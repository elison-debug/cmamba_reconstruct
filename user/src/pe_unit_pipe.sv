==> flow/design.v <==
module pe_unit_pipe #(
    parameter DATA_WIDTH = 16,   
    parameter ACC_WIDTH  = 32,   
    parameter FRAC_BITS  = 8     
)(
    input  logic                       clk,
    input  logic                       rst_n,
    input  logic valid_in,       
    output logic valid_out,      
    input  logic [1:0]                 mode,         
    input  logic signed [DATA_WIDTH-1:0] a_in,
    input  logic signed [DATA_WIDTH-1:0] b_in,
    input  logic signed [ACC_WIDTH-1:0]  acc_in,      
    output logic signed [ACC_WIDTH-1:0]  result_out   
);
    localparam SHIFTED_WIDTH = (DATA_WIDTH + 1) + FRAC_BITS;  
    logic signed [ACC_WIDTH-1:0] mult_full;       
    logic signed [DATA_WIDTH:0]  ewa_sum;         
    logic signed [SHIFTED_WIDTH-1:0] ewa_shifted; 
    logic signed [ACC_WIDTH-1:0] ewa_sum_aligned; 
    logic signed [ACC_WIDTH-1:0] add_result;      
    logic signed [ACC_WIDTH-1:0] result_reg;      
    logic valid_reg;  
    (* use_dsp = "yes" *) logic signed [ACC_WIDTH-1:0] dsp_accum;
    assign mult_full = $signed(a_in) * $signed(b_in);    
    assign ewa_sum   = a_in + b_in;                      
    assign ewa_shifted = $signed(ewa_sum) <<< FRAC_BITS; 
    assign ewa_sum_aligned = 
        {{(ACC_WIDTH - SHIFTED_WIDTH){ewa_shifted[SHIFTED_WIDTH-1]}}, ewa_shifted};  
    always_comb begin
        unique case (mode)
            2'b00: begin  
                dsp_accum = mult_full + acc_in;
            end
            2'b01: begin  
                dsp_accum = mult_full;
            end
            2'b10: begin  
                dsp_accum = ewa_sum_aligned;
            end
            default: begin
                dsp_accum = '0;
            end
        endcase
    end
    assign add_result = dsp_accum;
    always_ff @(posedge clk or negedge rst_n) begin
        if (!rst_n) begin
            result_reg <= '0;
            valid_reg  <= 1'b0;
        end else begin
            if (valid_in) begin
                result_reg <= add_result;
            end
            valid_reg <= valid_in;
        end
    end
    assign result_out = result_reg;
    assign valid_out  = valid_reg;
endmodule
== Tool chain data of pe_unit_pipe ==
What the tools print for pe_unit_pipe, step after step.
Line numbers count from 1 in the design file above.
Operators: Yosys type, input widths -> output width; for muxes data width and select width s.
The mark -- stands for no value.

* Design top: pe_unit_pipe
* Clock: clk
* Library: sky130hd
* Corner: tt_025C_1v80

== Elaborated design ==
Source: Yosys, flattened and elaborated, memories not mapped. Widths are those after wreduce; folded enables and synchronous resets count as part of the registers. Registers that Yosys merges into a memory's read port (data or address) are not register bits. Print and check cells do not count. Equal cells are merged and count once.

* Multiply operators: 1
* Divide/modulo/power cells: 0
* $lt $le $gt $ge: 0
* Bitwise logic cells: 0
* Add/subtract/negate cells: 2
* Shifts and indexed selects: 0
* Muxes and demuxes: 1
* Reductions and logical operators: 1
* Equal/unequal tests: 2

{| class="wikitable"
|+ Operators with widths
! cell !! count
|-
| $mul 16x16->32 || 1
|-
| $pmux 32 s3 || 1
|-
| $add 32x32->32 || 1
|-
| $add 16x16->17 || 1
|-
| $eq 2x1->1 const B || 1
|-
| $eq 2x2->1 const B || 1
|-
| $logic_not 2->1 || 1
|}

* Word width x clocked read ports: 0
* Latch bits: 0
* Memories: 0
* Bits in writable memories: 0
* Register bits after elaboration: 33
* Memory bits (read-only): 0
* Bits of input ports: 69
* Elaborated cells: 9

== Longest topological paths ==
Longest topological path by Yosys (ltp), each cell counted once; first at word level (registers and memories cut), then after technology mapping (sequential cells cut; the memories' decode and read muxes count).

* Depth after elaboration: 3
* ABC_AREA: 0
* Gate-level depth with buffers: 33
* Mapped depth without buffers: 32

== Synthesis result ==
Source: synth_stat.txt of the flow (Yosys; design flattened, memories mapped). It holds for the ABC_AREA given above (unset counts as 0); a run with the other value may have another netlist.
Totals and module areas in this step are rounded.

{| class="wikitable"
|+ Cells by type
! cell type !! count
|-
| sky130_fd_sc_hd__fa_1 || 264
|-
| sky130_fd_sc_hd__ha_1 || 130
|-
| sky130_fd_sc_hd__inv_1 || 317
|-
| sky130_fd_sc_hd__dfrtp_1 || 33
|-
| sky130_fd_sc_hd__and2_1 || 120
|-
| sky130_fd_sc_hd__nand2_1 || 149
|-
| sky130_fd_sc_hd__xnor2_1 || 36
|-
| sky130_fd_sc_hd__a21oi_1 || 62
|-
| sky130_fd_sc_hd__nor2_1 || 63
|-
| sky130_fd_sc_hd__o21ai_0 || 47
|-
| sky130_fd_sc_hd__a21o_1 || 29
|-
| sky130_fd_sc_hd__xor2_1 || 24
|-
| sky130_fd_sc_hd__clkbuf_1 || 45
|-
| sky130_fd_sc_hd__o21a_1 || 20
|-
| sky130_fd_sc_hd__a31oi_1 || 21
|-
| sky130_fd_sc_hd__nand2b_1 || 16
|-
| sky130_fd_sc_hd__nor3_1 || 18
|-
| sky130_fd_sc_hd__a211oi_1 || 10
|}

Other cell types: 41; their cells: 139.

* Cell area after synthesis: 14000 um^2
* Cells in the netlist: 1543
* Flip-flops: 33

== Path before layout ==
OpenSTA on the mapped netlist: ideal clock, no wires. The path of least setup slack (recovery checks aside). Input and output delay are each 20% of the period. Register names are those of the netlist, which keeps one name where synthesis merged equal registers.

* Path type: input port to flip-flop
* Start point: input port a_in[15]
* End point: register result_reg[31]
* Setup time: 0.124 ns
* Data required time: 12.776 ns
* Setup slack: 2.875 ns
* Input delay: 2.580 ns
* Period: 12.9 ns
* Launch time at the first pin: 2.580 ns
* Path delay: 7.445 ns
* Data arrival time: 9.901 ns
* Stages on the path: 31
* Synthesis period reached: 10.025 ns

"path delay" is the arrival time less input delay plus setup time.
"stages on the path": output pins that drive a net of the path, with the launching flip-flop's if there is one; two outputs of one cell count as two.
"synthesis period reached" is the clock period less the worst setup slack; recovery checks do not enter. This is arithmetic on one report: input and output delays are still those of the set period (20% each).
The rows between start and end are the longest chain of elaborated cells between them; the timing report does not say that the signal goes this way. Where chains are equally long, one stands for them.
Each line given opens the expression or statement behind the cell; cells for indexed reads and writes are added by Yosys, which also makes memories of some case tables.

* Path through: sky130_fd_sc_hd__clkbuf_1 > sky130_fd_sc_hd__clkbuf_1 > sky130_fd_sc_hd__nand2_1 > sky130_fd_sc_hd__inv_1 > sky130_fd_sc_hd__fa_1 > sky130_fd_sc_hd__inv_1 > sky130_fd_sc_hd__fa_1 > sky130_fd_sc_hd__fa_1 > sky130_fd_sc_hd__inv_1 > sky130_fd_sc_hd__fa_1 > sky130_fd_sc_hd__fa_1 > sky130_fd_sc_hd__inv_1 > sky130_fd_sc_hd__fa_1 > sky130_fd_sc_hd__inv_1 > sky130_fd_sc_hd__ha_1 > sky130_fd_sc_hd__a21oi_1 > sky130_fd_sc_hd__nor2b_1 > sky130_fd_sc_hd__a21o_1 > sky130_fd_sc_hd__or3_1 > sky130_fd_sc_hd__a21oi_1 > sky130_fd_sc_hd__xnor2_1 > sky130_fd_sc_hd__ha_1 > sky130_fd_sc_hd__a21o_1 > sky130_fd_sc_hd__a221o_1 > sky130_fd_sc_hd__a31o_2 > sky130_fd_sc_hd__a21oi_1 > sky130_fd_sc_hd__o21ai_1 > sky130_fd_sc_hd__a31oi_1 > sky130_fd_sc_hd__xor2_1 > sky130_fd_sc_hd__or4b_1 > sky130_fd_sc_hd__nor3b_1
* Cells in the longest elaborated chain: 3
* Elaborated cells on any way between the ends: 4
* Classes of those cells: 2 x add/sub; 1 x mul; 1 x mux

{| class="wikitable"
|+ Ends and longest elaborated chain, post-synthesis
! item !! RTL line !! text
|-
| from (decl) || 11 || <nowiki>input  logic signed [DATA_WIDTH-1:0] a_in,</nowiki>
|-
| $mul 16x16->32 || 25 || <nowiki>assign mult_full = $signed(a_in) * $signed(b_in);</nowiki>
|-
| $add 32x32->32 || 33 || <nowiki>dsp_accum = mult_full + acc_in;</nowiki>
|-
| $pmux 32 s3 || 31 || <nowiki>unique case (mode)</nowiki>
|-
| to (assign) || 49 || <nowiki>result_reg <= '0;</nowiki>
|-
| to (assign) || 53 || <nowiki>result_reg <= add_result;</nowiki>
|-
| to (decl) || 22 || <nowiki>logic signed [ACC_WIDTH-1:0] result_reg;</nowiki>
|}

== Worst path after layout ==
From the final timing report of run 1: the path of least setup slack in the routed layout; clock arrival at registers is part of the times.

* Path type: input port to flip-flop
* Start point: input port b_in[4]
* End point: register result_reg[31]
* Period: 12.4 ns
* Data arrival time: 10.07 ns
* Setup slack: 2.49 ns
* Data required time: 12.57 ns
* Stages on the path: 28
* Launch time at the first pin: 2.48 ns
* Setup time: 0.12 ns
* Input delay: 2.48 ns

The rows between start and end are the longest chain of elaborated cells between them; the timing report does not say that the signal goes this way. Where chains are equally long, one stands for them.

* Path through: sky130_fd_sc_hd__clkbuf_4 > sky130_fd_sc_hd__and2_1 > sky130_fd_sc_hd__fa_1 > sky130_fd_sc_hd__inv_1 > sky130_fd_sc_hd__fa_1 > sky130_fd_sc_hd__fa_1 > sky130_fd_sc_hd__fa_1 > sky130_fd_sc_hd__inv_1 > sky130_fd_sc_hd__fa_1 > sky130_fd_sc_hd__fa_1 > sky130_fd_sc_hd__ha_4 > sky130_fd_sc_hd__a211oi_4 > sky130_fd_sc_hd__o31ai_4 > sky130_fd_sc_hd__a21o_1 > sky130_fd_sc_hd__or3_1 > sky130_fd_sc_hd__a21oi_2 > sky130_fd_sc_hd__xnor2_2 > sky130_fd_sc_hd__ha_4 > sky130_fd_sc_hd__a21o_1 > sky130_fd_sc_hd__a221o_1 > sky130_fd_sc_hd__a31o_2 > sky130_fd_sc_hd__a21oi_1 > sky130_fd_sc_hd__buf_4 > sky130_fd_sc_hd__o21ai_2 > sky130_fd_sc_hd__a31oi_1 > sky130_fd_sc_hd__xor2_1 > sky130_fd_sc_hd__or4b_1 > sky130_fd_sc_hd__nor3b_2
* Cells in the longest elaborated chain: 3
* Elaborated cells on any way between the ends: 4
* Classes of those cells: 2 x add/sub; 1 x mul; 1 x mux

{| class="wikitable"
|+ Ends and longest elaborated chain, post-layout
! item !! RTL line !! text
|-
| from (decl) || 12 || <nowiki>input  logic signed [DATA_WIDTH-1:0] b_in,</nowiki>
|-
| $mul 16x16->32 || 25 || <nowiki>assign mult_full = $signed(a_in) * $signed(b_in);</nowiki>
|-
| $add 32x32->32 || 33 || <nowiki>dsp_accum = mult_full + acc_in;</nowiki>
|-
| $pmux 32 s3 || 31 || <nowiki>unique case (mode)</nowiki>
|-
| to (assign) || 49 || <nowiki>result_reg <= '0;</nowiki>
|-
| to (assign) || 53 || <nowiki>result_reg <= add_result;</nowiki>
|-
| to (decl) || 22 || <nowiki>logic signed [ACC_WIDTH-1:0] result_reg;</nowiki>
|}

==> runs of pe_unit_pipe <==
Record of 2 stored runs of the RTL-to-layout flow on pe_unit_pipe, platform sky130hd. The runs are unordered. Constraints: input delay and output delay 20% of the set period each, output load 0.01 pF.
"worst path time" means the part of the period allowed to the worst setup path (the constraints hold back 20% at inputs and 20% at outputs) less its slack; where the path has registers, the arrival times of their clocks count too.
Measured values are rounded.

=== Run 1 ===
{| class="wikitable"
! Setting !! Value
|-
| period_ns || 12.4
|-
| CORE_UTILIZATION || 36
|-
| SETUP_SLACK_MARGIN || 2.32
|-
| PLACE_DENSITY || 0.4
|-
| HOLD_SLACK_MARGIN || 0.1
|-
| CORE_MARGIN || 6
|-
| CELL_PAD_IN_SITES_DETAIL_PLACEMENT || 2
|-
| TNS_END_PERCENT || 20
|-
| ABC_AREA || 0
|-
| CTS_CLUSTER_SIZE || 63
|-
| MIN_ROUTING_LAYER || met1
|-
| CAP_MARGIN || 20
|-
| SLEW_MARGIN || 20
|-
! Result !! Value
|-
| Worst path time || 7.43 ns
|-
| Critical path type || input port to flip-flop
|-
| Full die area || 42000 um^2
|-
| Synthesis area || 14000 um^2
|-
| Utilization after layout || 44%
|-
| Worst hold slack after layout || 0.49 ns
|-
| Smallest setup slack || 2.5 ns
|-
| Summed negative setup slack || 0.000 ns
|}

=== Run 2 ===
{| class="wikitable"
! Setting !! Value
|-
| period_ns || 11.1
|-
| CORE_UTILIZATION || 48
|-
| SETUP_SLACK_MARGIN || 0.02
|-
| PLACE_DENSITY || 0.75
|-
| ABC_AREA || 1
|-
| GPL_TIMING_DRIVEN || 1
|-
| CAP_MARGIN || 20
|-
| SLEW_MARGIN || 5
|-
| MAX_ROUTING_LAYER || met4
|-
| CORE_MARGIN || 2
|-
! Result !! Value
|-
| Worst path time || 7.84 ns
|-
| Critical path type || input port to flip-flop
|-
| Full die area || 33000 um^2
|-
| Synthesis area || 15000 um^2
|-
| Utilization after layout || 54%
|-
| Worst hold slack after layout || 0.48 ns
|-
| Smallest setup slack || 1.0 ns
|-
| Summed negative setup slack || 0.000 ns
|}
