==> flow/design.v <==
module pe_unit #(
    parameter DATA_WIDTH = 16,
    parameter FRAC_BITS  = 8    
)(
    input  logic                         clk,
    input  logic                         rst_n,
    input  logic                         valid_in,
    input  logic [1:0]                   mode,        
    input  logic signed [DATA_WIDTH-1:0] a_in,        
    input  logic signed [DATA_WIDTH-1:0] b_in,        
    input  logic signed [DATA_WIDTH-1:0] acc_in,      
    output logic signed [DATA_WIDTH-1:0] result_out,  
    output logic                         valid_out
);
    logic signed [2*DATA_WIDTH-1:0] mult_full;     
    logic signed [DATA_WIDTH-1:0]   mult_scaled;   
    logic signed [DATA_WIDTH:0]     add_full;      
    logic signed [DATA_WIDTH-1:0]   add_trunc;     
    logic                           valid_out_n;
    always_comb begin
        mult_full   = '0;
        mult_scaled = '0;
        add_full    = '0;
        add_trunc   = '0;
        valid_out_n = 1'b0;
        if (valid_in) begin
            mult_full   = a_in * b_in;
            mult_scaled = mult_full >>>  FRAC_BITS;
            case (mode)
                2'b00: add_full = mult_scaled + acc_in;  
                2'b01: add_full = mult_scaled;           
                2'b10: add_full = a_in + b_in;           
                default: add_full = '0;
            endcase
            add_trunc   = add_full[DATA_WIDTH-1:0];
            valid_out_n = 1'b1;
        end
    end
    always_ff @(posedge clk or negedge rst_n) begin
        if (!rst_n) begin
            result_out <= '0;
            valid_out  <= 1'b0;
        end else begin
            result_out <= add_trunc;
            valid_out  <= valid_out_n;
        end
    end
endmodule
Tool chain data of pe_unit
What the tools print for pe_unit, step after step.
Line numbers count from 1 in the design file above.
A cell with - has no value.
Inputs
  design top: pe_unit
  clock input: clk
  standard-cell library: sky130hd
  corner: tt_025C_1v80

Word-level counts
Yosys after proc, flatten, opt, wreduce and memory -nomap, before mapping. Enables and synchronous resets that opt folds into registers are not counted as muxes. Memory bits, and registers merged into a memory's read port (data or address), are not among the register bits. Print and check cells are not counted. Equal cells are merged and count once.
Word-level totals
  elaborated cells: 11
  register bits after elaboration: 17
Operators by class
  $add $sub $neg: 2
  $mul: 1
  eq/ne operators: 2
  reduce/logical cells: 1
  multiplexer cells: 3
Operators with widths (count)
  multiplier 16 x 16 -> 24 bit: 1
  parallel mux 16 bit (select 3 bit): 1
  adder 16 bit: 2
  two-way mux 16 bit: 1
  equality test 2 x 1 -> 1 bit with constant B: 1
  equality test 2 bit with constant B: 1
  logical NOT 2 bit: 1
  two-way mux 1 bit: 1

Depth
Longest topological path by Yosys (ltp), each cell counted once; first at word level (registers and memories cut), then after technology mapping (sequential cells cut; the memories' decode and read muxes count).
Depth
  word-level depth: 4
  ABC_AREA: 0
  mapped depth: 31

Netlist
Source: synth_stat.txt of the flow (Yosys; design flattened, memories mapped). It holds for the ABC_AREA given above (unset counts as 0); a run with the other value may have another netlist.
Synthesis totals
  flip-flops: 17
  mapped area: 9511.6 um^2
  standard cells after synthesis: 1116
Cells by type (count)
  sky130_fd_sc_hd__fa_1: 188
  sky130_fd_sc_hd__ha_1: 100
  sky130_fd_sc_hd__inv_1: 259
  sky130_fd_sc_hd__and2_1: 107
  sky130_fd_sc_hd__nand2_1: 130
  sky130_fd_sc_hd__dfrtp_1: 17
  sky130_fd_sc_hd__xnor2_1: 41
  sky130_fd_sc_hd__a21oi_1: 35
  sky130_fd_sc_hd__nor2_1: 45
  sky130_fd_sc_hd__clkbuf_1: 36
  sky130_fd_sc_hd__xor2_1: 15
  sky130_fd_sc_hd__nor3_1: 18
  sky130_fd_sc_hd__a21o_1: 7
  sky130_fd_sc_hd__o21a_1: 7
  sky130_fd_sc_hd__mux2i_1: 5
  sky130_fd_sc_hd__o21ai_0: 10
  sky130_fd_sc_hd__o21ai_1: 10
  sky130_fd_sc_hd__a31oi_1: 7
Other cell types: 36; their cells: 79.

Timing after synthesis
OpenSTA on the mapped netlist: ideal clock, no wires. The path of least setup slack (recovery checks aside). Input and output delay are each 20% of the period. Register names are those of the netlist, which keeps one name where synthesis merged equal registers.
Path post-synthesis
  path kind: input port to flip-flop
  start: in b_in[1]
  end: reg result_out[15]
  delay of the path: 7.080 ns
  setup slack: 0.280 ns
  clock period: 9.2 ns
  data required time: 9.073 ns
  arrival time: 8.793 ns
  buffers on the path: 1
  driving pins on the path: 29
  external input delay: 1.840 ns
  synthesis period reached: 8.92 ns
"delay of the path" is the arrival time less input delay plus setup time.
"driving pins on the path": output pins that drive a net of the path, with the launching flip-flop's if there is one; two outputs of one cell count as two.
"synthesis period reached" = period - worst setup slack (recovery checks aside). The figure is calculated, with input and output delays left at 20% of the set period.
Between the ends stands the longest chain of elaborated cells between them, by number of cells; it is not shown to be the way that was timed. Of several equally long chains one is given.
Each line given opens the expression or statement behind the cell; cells for indexed reads and writes are added by Yosys, which also makes memories of some case tables.
On the way, post-synthesis
  path through: sky130_fd_sc_hd__clkbuf_1 sky130_fd_sc_hd__nand2_1 sky130_fd_sc_hd__fa_1 sky130_fd_sc_hd__fa_1 sky130_fd_sc_hd__fa_1 sky130_fd_sc_hd__fa_1 sky130_fd_sc_hd__inv_1 sky130_fd_sc_hd__fa_1 sky130_fd_sc_hd__inv_1 sky130_fd_sc_hd__fa_1 sky130_fd_sc_hd__inv_1 sky130_fd_sc_hd__ha_1 sky130_fd_sc_hd__nand4_1 sky130_fd_sc_hd__nor3_1 sky130_fd_sc_hd__a31oi_1 sky130_fd_sc_hd__a21boi_1 sky130_fd_sc_hd__or3_1 sky130_fd_sc_hd__a31oi_1 sky130_fd_sc_hd__xnor2_1 sky130_fd_sc_hd__ha_1 sky130_fd_sc_hd__and2_1 sky130_fd_sc_hd__a311o_1 sky130_fd_sc_hd__a21oi_2 sky130_fd_sc_hd__a21oi_1 sky130_fd_sc_hd__a31oi_1 sky130_fd_sc_hd__nor3_1 sky130_fd_sc_hd__a311oi_1 sky130_fd_sc_hd__mux2i_1 sky130_fd_sc_hd__a31oi_1
  length of the longest elaborated chain: 4
RTL lines, path post-synthesis
  from (decl): line 10  | input  logic signed [DATA_WIDTH-1:0] b_in,
  multiplier 16 x 16 -> 24 bit: line 27  | mult_full   = a_in * b_in;
  adder 16 bit: line 30  | 2'b00: add_full = mult_scaled + acc_in;
  parallel mux 16 bit (select 3 bit): line 29  | case (mode)
  two-way mux 16 bit: line 26  | if (valid_in) begin
  to (assign): line 41  | result_out <= '0;
  to (assign): line 44  | result_out <= add_trunc;
  to (decl): line 12  | output logic signed [DATA_WIDTH-1:0] result_out,

Path in the finished layout
From the final timing report of stored run 1: the path of least setup slack in the routed layout; clock arrival at registers is part of the times.
Path after layout
  path kind: input port to flip-flop
  start: in b_in[9]
  end: reg result_out[15]
  buffers on the path: 3
  arrival time: 8.72 ns
  data required time: 7.65 ns
  external input delay: 1.50 ns
  driving pins on the path: 31
  setup slack: -1.07 ns
  clock period: 7.52 ns
Between the ends stands the longest chain of elaborated cells between them, by number of cells; it is not shown to be the way that was timed. Of several equally long chains one is given.
On the way, after layout
  path through: sky130_fd_sc_hd__clkdlybuf4s15_2 sky130_fd_sc_hd__clkbuf_8 sky130_fd_sc_hd__nand2_1 sky130_fd_sc_hd__fa_1 sky130_fd_sc_hd__inv_1 sky130_fd_sc_hd__fa_1 sky130_fd_sc_hd__ha_1 sky130_fd_sc_hd__fa_1 sky130_fd_sc_hd__fa_1 sky130_fd_sc_hd__inv_2 sky130_fd_sc_hd__fa_2 sky130_fd_sc_hd__inv_2 sky130_fd_sc_hd__ha_4 sky130_fd_sc_hd__nand4_1 sky130_fd_sc_hd__buf_4 sky130_fd_sc_hd__nor3_2 sky130_fd_sc_hd__a31oi_4 sky130_fd_sc_hd__a21boi_2 sky130_fd_sc_hd__or3_4 sky130_fd_sc_hd__a31oi_4 sky130_fd_sc_hd__xnor2_2 sky130_fd_sc_hd__ha_4 sky130_fd_sc_hd__and2_4 sky130_fd_sc_hd__a311o_1 sky130_fd_sc_hd__a21oi_2 sky130_fd_sc_hd__a21oi_2 sky130_fd_sc_hd__a31oi_4 sky130_fd_sc_hd__nor3_2 sky130_fd_sc_hd__a311oi_2 sky130_fd_sc_hd__mux2i_1 sky130_fd_sc_hd__a31oi_1
  length of the longest elaborated chain: 4
RTL lines, path after layout
  from (decl): line 10  | input  logic signed [DATA_WIDTH-1:0] b_in,
  multiplier 16 x 16 -> 24 bit: line 27  | mult_full   = a_in * b_in;
  adder 16 bit: line 30  | 2'b00: add_full = mult_scaled + acc_in;
  parallel mux 16 bit (select 3 bit): line 29  | case (mode)
  two-way mux 16 bit: line 26  | if (valid_in) begin
  to (assign): line 41  | result_out <= '0;
  to (assign): line 44  | result_out <= add_trunc;
  to (decl): line 12  | output logic signed [DATA_WIDTH-1:0] result_out,

--- measured runs ---
Flow measurements of pe_unit on sky130hd: 2 stored runs with different settings, listed in no order. Input and output delays are each 20% of the period that was set; the output load is 0.01 pF.
By "achieved clock period (ns)" is meant the clock period of the run minus its worst setup slack. This is arithmetic on one report: input and output delays are still those of the set period (20% each).
"worst setup path time (ns)" means the part of the period allowed to the worst setup path (the constraints hold back 20% at inputs and 20% at outputs) less its slack; where the path has registers, the arrival times of their clocks count too.

settings of stored run 1
{
  "period_ns": 7.52,
  "CORE_UTILIZATION": 58,
  "PLACE_DENSITY": 0.75,
  "HOLD_SLACK_MARGIN": -0.09,
  "CORE_MARGIN": 7,
  "TNS_END_PERCENT": 70,
  "GPL_TIMING_DRIVEN": 0,
  "SLEW_MARGIN": 0,
  "MIN_ROUTING_LAYER": "met2",
  "MAX_ROUTING_LAYER": "met4",
  "CAP_MARGIN": 20
}
report of stored run 1
yosys chip area after synthesis (um^2): 9511.6
finish__design__die__area: 20181.0
finish__design__instance__area__stdcell: 11771.3
finish__design__instance__utilization: 0.7383
finish__timing__setup__ws: -1.071
finish__timing__setup__tns: -6.249
finish__timing__hold__ws: 1.748
achieved clock period (ns): 8.591
worst setup path time (ns): 7.09
worst setup path kind: input port to flip-flop

settings of stored run 2
{
  "period_ns": 6.64,
  "CORE_UTILIZATION": 67,
  "SETUP_SLACK_MARGIN": 0.22,
  "PLACE_DENSITY_LB_ADDON": 0.01,
  "HOLD_SLACK_MARGIN": -0.03,
  "CELL_PAD_IN_SITES_GLOBAL_PLACEMENT": 3,
  "ABC_AREA": 0,
  "CTS_CLUSTER_SIZE": 26,
  "CAP_MARGIN": 25,
  "MAX_ROUTING_LAYER": "met5",
  "CORE_MARGIN": 2,
  "SLEW_MARGIN": 20
}
report of stored run 2: did not finish, place, FLW-0024
--- end ---
