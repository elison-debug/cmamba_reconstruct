==> flow/design.v <==
module pe_unit_new #(
    parameter DATA_WIDTH = 16,  
    parameter ACC_WIDTH  = 32,  
    parameter FRAC_BITS  = 8    
)(
    input  logic                          clk,
    input  logic                          rst_n,
    input  logic                          valid_in,
    input  logic [1:0]                    mode,        
    input  logic signed [DATA_WIDTH-1:0]  a_in,
    input  logic signed [DATA_WIDTH-1:0]  b_in,
    input  logic signed [ACC_WIDTH-1:0]   acc_in,
    output logic signed [ACC_WIDTH-1:0]   result_out,
    output logic                          valid_out
);
    logic signed [ACC_WIDTH-1:0]   mult_full;
    logic signed [DATA_WIDTH:0]    ewa_sum; 
    logic signed [ACC_WIDTH-1:0]   ewa_sum_aligned;
    logic signed [ACC_WIDTH-1:0]   result_n;
    logic                          valid_out_n;
    assign mult_full = a_in * b_in;
    assign ewa_sum   = a_in + b_in;
    always_comb begin
        logic signed [24:0] ewa_shifted;
        ewa_shifted = $signed(ewa_sum) <<< FRAC_BITS;
        ewa_sum_aligned = { {(ACC_WIDTH-25){ewa_shifted[24]}}, ewa_shifted };
    end
    always_comb begin
        result_n    = '0;
        valid_out_n = 1'b0;
        if (valid_in) begin
            case (mode)
                2'b00: result_n = mult_full + acc_in;
                2'b01: result_n = mult_full;
                2'b10: result_n = ewa_sum_aligned;
                default: result_n = '0;
            endcase
            valid_out_n = 1'b1;
        end
    end
    always_ff @(posedge clk or negedge rst_n) begin
        if (!rst_n) begin
            result_out <= '0;
            valid_out  <= 1'b0;
        end else begin
            result_out <= result_n;
            valid_out  <= valid_out_n;
        end
    end
endmodule
* Reports on pe_unit_new
Tool output for the design above, in the order of the flow.
Lines are those of the file above, counted from 1.
Cell names lack the library's common part.
A cell with - has no value.
- Top module :: pe_unit_new
- Clock input :: clk
- Standard-cell library :: sky130hd
- Library corner :: tt_025C_1v80

* Word level
Yosys after proc, flatten, opt, wreduce and memory -nomap, before mapping. Enables and synchronous resets that opt folds into registers are not counted as muxes. Memory bits, and registers merged into a memory's read port (data or address), are not among the register bits. Print and check cells are not counted. Equal cells are merged and count once.
- Register bits after elaboration :: 33
- Word-level cells :: 11
- Output and inout port bits :: 33
- Mux-type cells :: 3
- Eq/ne operators :: 2
- Reduce/logical cells :: 1
- Add/subtract/negate cells :: 2
- Multipliers :: 1
** Operator list (number)
- 16-bit by 16-bit multiplier with 32-bit output :: 1
- 32-bit case mux with 3-bit select :: 1
- 32-bit adder :: 1
- 32-bit 2-to-1 mux :: 1
- 16-bit by 16-bit adder with 17-bit output :: 1
- 2-bit by 1-bit == test with 1-bit output with constant B :: 1
- 2-bit == test with constant B :: 1
- 2-bit zero test :: 1
- 1-bit 2-to-1 mux :: 1

* Longest topological paths
Longest topological path by Yosys (ltp), each cell counted once; first at word level (registers and memories cut), then after technology mapping (sequential cells cut; the memories' decode and read muxes count).
- Depth in word-level cells :: 4
- ABC_AREA :: 0
- Depth in mapped cells :: 35

* Mapped cells and area
Yosys stat after the flow's synthesis: flattened, memories mapped to cells. It holds for the ABC_AREA given above (unset counts as 0); a run with the other value may have another netlist.
Totals and module areas in this step are rounded.
** Cell types
- fa_1 :: number 264, area in all 5.29E+03 um2
- ha_1 :: number 130, area in all 1626.56 um2
- inv_1 :: number 319, area in all 1.2E+03 um2
- dfrtp_1 :: number 33, area in all 825.792 um2
- and2_1 :: number 122, area in all 763.232 um2
- nand2_1 :: number 169, area in all 634.358 um2
- xnor2_1 :: number 46, area in all 402.886 um2
- a21oi_1 :: number 78, area in all 390.374 um2
- nor2_1 :: number 63, area in all 236.477 um2
- xor2_1 :: number 22, area in all 192.685 um2
- a21o_1 :: number 23, area in all 172.666 um2
- clkbuf_1 :: number 43, area in all 161.405 um2
- o21ai_0 :: number 32, area in all 160.154 um2
- nand2b_1 :: number 17, area in all 106.352 um2
- nand3_1 :: number 17, area in all 85.082 um2
- nor3_1 :: number 13, area in all 65.062 um2
- o211ai_1 :: number 8, area in all 60.058 um2
- o21a_1 :: number 8, area in all 60.058 um2
Not listed: further types 56, cells in them 132.
- Chip area (Yosys) :: 13500 um2
- Area of sequential cells :: 826 um2
- Flip-flop cells :: 33
- Cell count :: 1539

* Path before layout
OpenSTA on the mapped netlist: ideal clock, no wires. The path of least setup slack (recovery checks aside). Input and output delay are each 20% of the period. Register names are those of the netlist, which keeps one name where synthesis merged equal registers.
- Path kind :: input-to-reg
- Start :: in a_in[15]
- End :: reg result_out[31]
- Library setup time :: 87 ps
- Driving pins on the path :: 34
- External input delay :: 3640 ps
- Clock period :: 18200 ps
- Required time :: 18113 ps
- Arrival :: 10919 ps
- Path delay :: 7366 ps
- Path slack :: 7194 ps
- Synthesis period reached :: 11006 ps
"path delay" is the arrival time less input delay plus setup time.
"driving pins on the path" counts driving pins, that of a launching flip-flop among them; a cell with two outputs on the path counts twice.
"synthesis period reached" is the clock period less the worst setup slack; recovery checks do not enter. This is arithmetic on one report: input and output delays are still those of the set period (20% each).
Between the ends stands the longest chain of elaborated cells between them, by number of cells; it is not shown to be the way that was timed. Of several equally long chains one is given.
Each line given opens the expression or statement behind the cell; cells for indexed reads and writes are added by Yosys, which also makes memories of some case tables.
- Path through :: clkbuf_1 -> clkbuf_1 -> nand2_1 -> inv_1 -> fa_1 -> inv_1 -> fa_1 -> inv_1 -> fa_1 -> fa_1 -> fa_1 -> inv_1 -> fa_1 -> inv_1 -> ha_1 -> a21o_1 -> a21o_1 -> a21oi_1 -> o22ai_1 -> a31o_1 -> nor4_2 -> nor3_2 -> xnor2_1 -> ha_1 -> a21oi_1 -> nor2b_1 -> o21ai_1 -> nand2b_1 -> a22o_1 -> a211o_1 -> a211oi_2 -> xnor2_1 -> or3_1 -> o211ai_1
- Length of the longest elaborated chain :: 4
- Elaborated cells between the ends (all ways) :: 5
- RTL lines with such cells :: 5
- Classes of those cells :: 2 x add/sub; 1 x mul; 2 x mux
** RTL lines, path after synthesis
- start: declaration :: line 10 : input  logic signed [DATA_WIDTH-1:0]  a_in,
- 16-bit by 16-bit multiplier with 32-bit output :: line 21 : assign mult_full = a_in * b_in;
- 32-bit adder :: line 33 : 2'b00: result_n = mult_full + acc_in;
- 32-bit case mux with 3-bit select :: line 32 : case (mode)
- 32-bit 2-to-1 mux :: line 31 : if (valid_in) begin
- end: assignment :: line 43 : result_out <= '0;
- end: assignment :: line 46 : result_out <= result_n;
- end: declaration :: line 13 : output logic signed [ACC_WIDTH-1:0]   result_out,

* Path in the finished layout
From the final timing report of record 1: the path of least setup slack in the routed layout; clock arrival at registers is part of the times.
The path's times are printed in steps of 10 ps; the period is the one set.
- Path kind :: input-to-reg
- Start :: in b_in[6]
- End :: reg result_out[31]
- Path slack :: 960 ps
- Required time :: 10290 ps
- Library setup time :: 90 ps
- Arrival :: 9330 ps
- Driving pins on the path :: 33
- Clock period :: 10100 ps
- External input delay :: 2020 ps
Between the ends stands the longest chain of elaborated cells between them, by number of cells; it is not shown to be the way that was timed. Of several equally long chains one is given.
- Path through :: buf_4 -> buf_8 -> ha_4 -> fa_1 -> inv_1 -> fa_1 -> fa_1 -> inv_1 -> fa_1 -> fa_1 -> inv_1 -> fa_1 -> inv_1 -> ha_4 -> a21o_1 -> a31oi_4 -> nand4_1 -> a21oi_2 -> o22ai_4 -> o41ai_4 -> o21bai_1 -> xor2_1 -> ha_1 -> a21oi_2 -> nor2b_1 -> o21ai_1 -> nand2b_1 -> a22o_1 -> a211o_1 -> a211oi_2 -> xnor2_1 -> or3_1 -> o211ai_1
- Length of the longest elaborated chain :: 4
- Elaborated cells between the ends (all ways) :: 5
- RTL lines with such cells :: 5
- Classes of those cells :: 2 x add/sub; 1 x mul; 2 x mux
** RTL lines, path post-layout
- start: declaration :: line 11 : input  logic signed [DATA_WIDTH-1:0]  b_in,
- 16-bit by 16-bit multiplier with 32-bit output :: line 21 : assign mult_full = a_in * b_in;
- 32-bit adder :: line 33 : 2'b00: result_n = mult_full + acc_in;
- 32-bit case mux with 3-bit select :: line 32 : case (mode)
- 32-bit 2-to-1 mux :: line 31 : if (valid_in) begin
- end: assignment :: line 43 : result_out <= '0;
- end: assignment :: line 46 : result_out <= result_n;
- end: declaration :: line 13 : output logic signed [ACC_WIDTH-1:0]   result_out,

Design pe_unit_new on sky130hd. What follows are 2 stored runs of the flow, each under its own settings; their order means nothing. The constraints put input and output delay at 20% of the set period each and load the outputs with 0.01 pF.
"time on the worst setup path" = time allowed to the worst setup path (clock period - input delay - output delay, where it has them) - its slack; a late launch clock adds to it, a late capture clock takes from it.
"time on the worst setup path" is known to 10 ps.
Measured values are rounded.

* Record 1
** Files
==> flow/run.sh <==
#!/bin/bash
# the make line also repeats the synthesis and layout settings of config.mk as NAME=value (left out here)
make -C /OpenROAD-flow-scripts/flow DESIGN_CONFIG=/design/flow/config.mk WORK_HOME=/design/flow/orfs CLKGATE_MAP_FILE= finish
==> flow/config.mk <==
export PLATFORM = sky130hd
export DESIGN_NAME = pe_unit_new
export DESIGN_NICKNAME = pe_unit_new
export VERILOG_FILES = /design/flow/design.v
export SDC_FILE = /design/flow/constraint.sdc
export NUM_CORES = 4
export LEC_CHECK = 0
export CAP_MARGIN = 20
export CORE_MARGIN = 2
export CORE_UTILIZATION = 40
export SETUP_SLACK_MARGIN = 1.47
export SLEW_MARGIN = 20
==> flow/constraint.sdc <==
create_clock -name core_clock -period 10.1 [get_ports {clk}]
set_input_delay 2.0200 -clock core_clock [delete_from_list [all_inputs] [get_ports {clk}]]
set_output_delay 2.0200 -clock core_clock [all_outputs]
set_load 0.01 [all_outputs]
** Results
- Post-route utilization :: 52.0 %
- Setup slack of the worst path :: 963 ps
- Setup total negative slack :: 0 ps
- Time on the worst setup path :: 7120 ps
- Worst path kind :: input-to-reg
- Standard-cell area of the final layout :: 17400 um2
- Yosys chip area after synthesis :: 13500 um2
- Area of the die :: 35200 um2

* Record 2
** Files
==> flow/run.sh <==
#!/bin/bash
# the make line also repeats the synthesis and layout settings of config.mk as NAME=value (left out here)
make -C /OpenROAD-flow-scripts/flow DESIGN_CONFIG=/design/flow/config.mk WORK_HOME=/design/flow/orfs CLKGATE_MAP_FILE= finish
==> flow/config.mk <==
export PLATFORM = sky130hd
export DESIGN_NAME = pe_unit_new
export DESIGN_NICKNAME = pe_unit_new
export VERILOG_FILES = /design/flow/design.v
export SDC_FILE = /design/flow/constraint.sdc
export NUM_CORES = 4
export LEC_CHECK = 0
export CAP_MARGIN = 20
export CELL_PAD_IN_SITES_DETAIL_PLACEMENT = 2
export CORE_MARGIN = 4
export CORE_UTILIZATION = 37
export CTS_CLUSTER_DIAMETER = 161
export GPL_ROUTABILITY_DRIVEN = 1
export GPL_TIMING_DRIVEN = 0
export HOLD_SLACK_MARGIN = 0.14
export PLACE_DENSITY_LB_ADDON = 0.24
export SETUP_SLACK_MARGIN = 0.66
export SLEW_MARGIN = 20
==> flow/constraint.sdc <==
create_clock -name core_clock -period 14.3 [get_ports {clk}]
set_input_delay 2.8600 -clock core_clock [delete_from_list [all_inputs] [get_ports {clk}]]
set_output_delay 2.8600 -clock core_clock [all_outputs]
set_load 0.01 [all_outputs]
** Results
- Post-route utilization :: 42.7 %
- Setup slack of the worst path :: 2160 ps
- Setup total negative slack :: 0 ps
- Time on the worst setup path :: 9280 ps
- Worst path kind :: input-to-reg
- Standard-cell area of the final layout :: 15200 um2
- Yosys chip area after synthesis :: 13500 um2
- Area of the die :: 39600 um2
